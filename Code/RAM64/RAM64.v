==> flow/design.v <==
module RAM64 (
    input [15:0] in,
    input [5:0] sel,
    input load,
    input clk,
    output reg [15:0] out
);
    reg [15:0] mem [63:0];
    always @(posedge clk) begin
        if (load == 1)begin
            mem[sel] <= in;
        end
    end
    always @(*) begin
        out = mem[sel];
    end
endmodule
==> Tool chain data of RAM64 <==
The steps from the RTL of RAM64 to its reports follow in flow order.
Lines are those of the file above, counted from 1.
Operators carry their Yosys type and port widths (W data, S select, Z words).
Cell names lack the library's common part.
{ "setup": {"design": "RAM64", "clk_port": "clk", "library": "sky130hd", "corner": "tt_025C_1v80"} }

==> Word level <==
Counts by Yosys on the flattened word-level netlist (proc, flatten, opt, wreduce; memories kept). Register bits leave out memories and registers merged into their read ports (data or address); mux counts leave out enables and synchronous resets folded into registers. Print and check cells are left out. Cells with the same type and inputs are merged into one.
Memory sizes are those after Yosys's memory passes, which may raise the word count (mostly to a power of two), join words into wider ones and drop unused or constant bits.
{ "bits": {"mem_count": 1, "elab_cells": 4, "in_bits": 24, "clocked_rd_ports_x_width": 0, "regBits": 0, "rom_bits": 0, "latchBits": 0, "out_inout_bits": 16, "ram_bits": 1024} }
{ "mem_list": {"columns": ["name", "size", "width", "read_ports", "write_ports", "line", "rtl"], "rows": [
  ["mem", 64, 16, 1, 1, 8, "reg [15:0] mem [63:0];"]
]} }
{ "classes": {"n_cmp": 0, "n_mux": 3, "div_mod_pow": 0, "logic": 0, "add_sub_neg": 0, "multipliers": 0, "n_eq": 0, "shift": 0, "reduce_logical": 0} }
{ "ops": {"columns": ["op", "n"], "rows": [
  ["$mux W16", 1],
  ["$mux W6", 1],
  ["$mux W1", 1]
]} }

==> Depth <==
Yosys ltp: most cells in a row. Word level: on the elaborated netlist, between registers, memories and ports. Mapped: between sequential cells and ports; inverters and the memories' decode and read muxes count.
{ "logic_depth": {"word_depth": 1, "abc_area": 0, "depth_mapped": 11, "ltp_nobuf": 6} }

==> Mapped cells and area <==
Yosys stat after the flow's synthesis: flattened, memories mapped to cells. It holds for the ABC_AREA given above (unset counts as 0); a run with the other value may have another netlist.
The area totals of this step are shown rounded.
{ "by_type": {"columns": ["cell_type", "n"], "rows": [
  ["edfxtp_1", 1024],
  ["mux2i_1", 154],
  ["a22oi_1", 196],
  ["a221oi_1", 106],
  ["nor2_1", 159],
  ["a21oi_1", 74],
  ["o22ai_1", 58],
  ["buf_2", 62],
  ["o22a_1", 27],
  ["clkbuf_1", 62],
  ["mux2_2", 17],
  ["a22o_1", 21],
  ["a211oi_1", 20],
  ["nand2_1", 40],
  ["o21ai_0", 29],
  ["a31oi_1", 23],
  ["mux4_2", 6],
  ["o221ai_1", 14]
]} }
Other cell types: 36; their cells: 156.
{ "mapped": {"synth_area_um2": 39200, "seqArea_um2": 30700, "cells": 2248, "ff_cells": 1024, "buf_cells": 162} }

==> Worst setup path after synthesis <==
Path of least setup slack by OpenSTA after synthesis, without wires, with an ideal clock, recovery checks aside; 20% of the period is set as input and as output delay. Where synthesis merged equal registers, the netlist keeps one of their names.
{ "synth_path": {"kind": "input to register", "startpoint": "input port sel[0]", "endpoint": "memory mem[13][0]", "arrival_ps": 2571, "clock_period_ps": 2970, "slack_ps": 11, "required_time_ps": 2581, "path_buffers": 5, "driving_pins": 8, "delay_ps": 2366, "synth_period_reached_ps": 2959} }
"delay_ps" is the arrival time less input delay plus setup time.
"driving_pins" counts driving pins, that of a launching flip-flop among them; a cell with two outputs on the path counts twice.
"synth_period_reached_ps" = period - worst setup slack (recovery checks aside). The figure is calculated, with input and output delays left at 20% of the set period.
The rows between start and end are the longest chain of elaborated cells between them; the timing report does not say that the signal goes this way. Where chains are equally long, one stands for them.
Each line given opens the expression or statement behind the cell; cells for indexed reads and writes are added by Yosys, which also makes memories of some case tables.
{ "synth_between": {"path_cell_list": "buf_4 nor2b_1 buf_2 buf_6 buf_4 clkbuf_1 nand3_1 nor2_1", "elab_chain_cells": 1, "cells_between": 1, "cone_lines": 1, "classes_between": "1 x mux"} }
{ "synth_rtl": {"columns": ["item", "line", "rtl"], "rows": [
  ["start: declaration", 3, "input [5:0] sel,"],
  ["$mux W6", 10, "if (load == 1)begin"],
  ["end: declaration", 8, "reg [15:0] mem [63:0];"]
]} }

==> Path in the finished layout <==
Path of least setup slack in the final report of run 1 (OpenROAD, finished layout, wires in). Where an end is a register, its clock arrival counts in the times.
The path's times are printed in steps of 10 ps; the period is the one set.
{ "layout_path": {"kind": "register to output", "startpoint": "memory mem[21][14]", "endpoint": "output port out[14]", "output_delay_ps": 670, "required_time_ps": 2700, "slack_ps": -380, "driving_pins": 7, "path_buffers": 1, "arrival_ps": 3070, "clock_period_ps": 3370} }
The rows between start and end are the longest chain of elaborated cells between them; the timing report does not say that the signal goes this way. Where chains are equally long, one stands for them.
A memory read counts as a cell of the chain, while the word-level depth stops at memories.
{ "layout_between": {"path_cell_list": "edfxtp_1 mux2_4 a221o_1 a222oi_1 o22ai_1 or4b_4 buf_6", "elab_chain_cells": 1, "cells_between": 1, "cone_lines": 1, "classes_between": "1 x memory"} }
{ "layout_rtl": {"columns": ["item", "line", "rtl"], "rows": [
  ["start: declaration", 8, "reg [15:0] mem [63:0];"],
  ["$mem_v2 Z64 W16", 8, null],
  ["end: declaration", 6, "output reg [15:0] out"]
]} }

Measured data: module RAM64, platform sky130hd, 2 stored runs of the flow under differing settings, order arbitrary. Input and output delays are each 20% of the period that was set; the output load is 0.01 pF.
"clock_period_reached_ps" means the clock period less the worst setup slack. The figure is calculated, with input and output delays left at 20% of the set period.
By "worstPathTime_ps" is meant the share of the clock period that the worst setup path is allowed (20% is reserved at inputs, 20% at outputs), minus its slack. Clock arrival times at its registers enter into it.
"power.total_mw": no workload was simulated; the value follows from the tool's default switching activity.
"worstPathTime_ps" is given in steps of 10 ps.
Results are given in rounded form.
[
  {
    "run": "run 1",
    "settings": { "period_ns": 3.37, "CAP_MARGIN": 20, "CORE_MARGIN": 2, "CORE_UTILIZATION": 40, "SLEW_MARGIN": 20 },
    "results": { "synth_chip_area_um2": 39200, "clock_period_reached_ps": 3749, "power.total_mw": 27.1, "worstPathTime_ps": 3070, "worst_path_kind": "register to output", "layout_utilization_pct": 51.9, "die_area_um2": 100000, "final_cell_area_um2": 50300, "tns_ps": -1790, "ws_setup_ps": -379, "fin_hold_ws_ps": 494 }
  },
  {
    "run": "run 2",
    "settings": { "period_ns": 3.27, "CORE_UTILIZATION": 66, "SETUP_SLACK_MARGIN": -0.07, "CORE_ASPECT_RATIO": 0.52, "TNS_END_PERCENT": 40, "ABC_AREA": 0, "CAP_MARGIN": 30, "CORE_MARGIN": 2, "SLEW_MARGIN": 20 },
    "results": { "synth_chip_area_um2": 39200, "clock_period_reached_ps": 3622, "power.total_mw": 26.4, "worstPathTime_ps": 2310, "worst_path_kind": "input to output", "layout_utilization_pct": 81.0, "die_area_um2": 61400, "final_cell_area_um2": 47600, "tns_ps": -3080, "ws_setup_ps": -352, "fin_hold_ws_ps": 468 }
  }
]
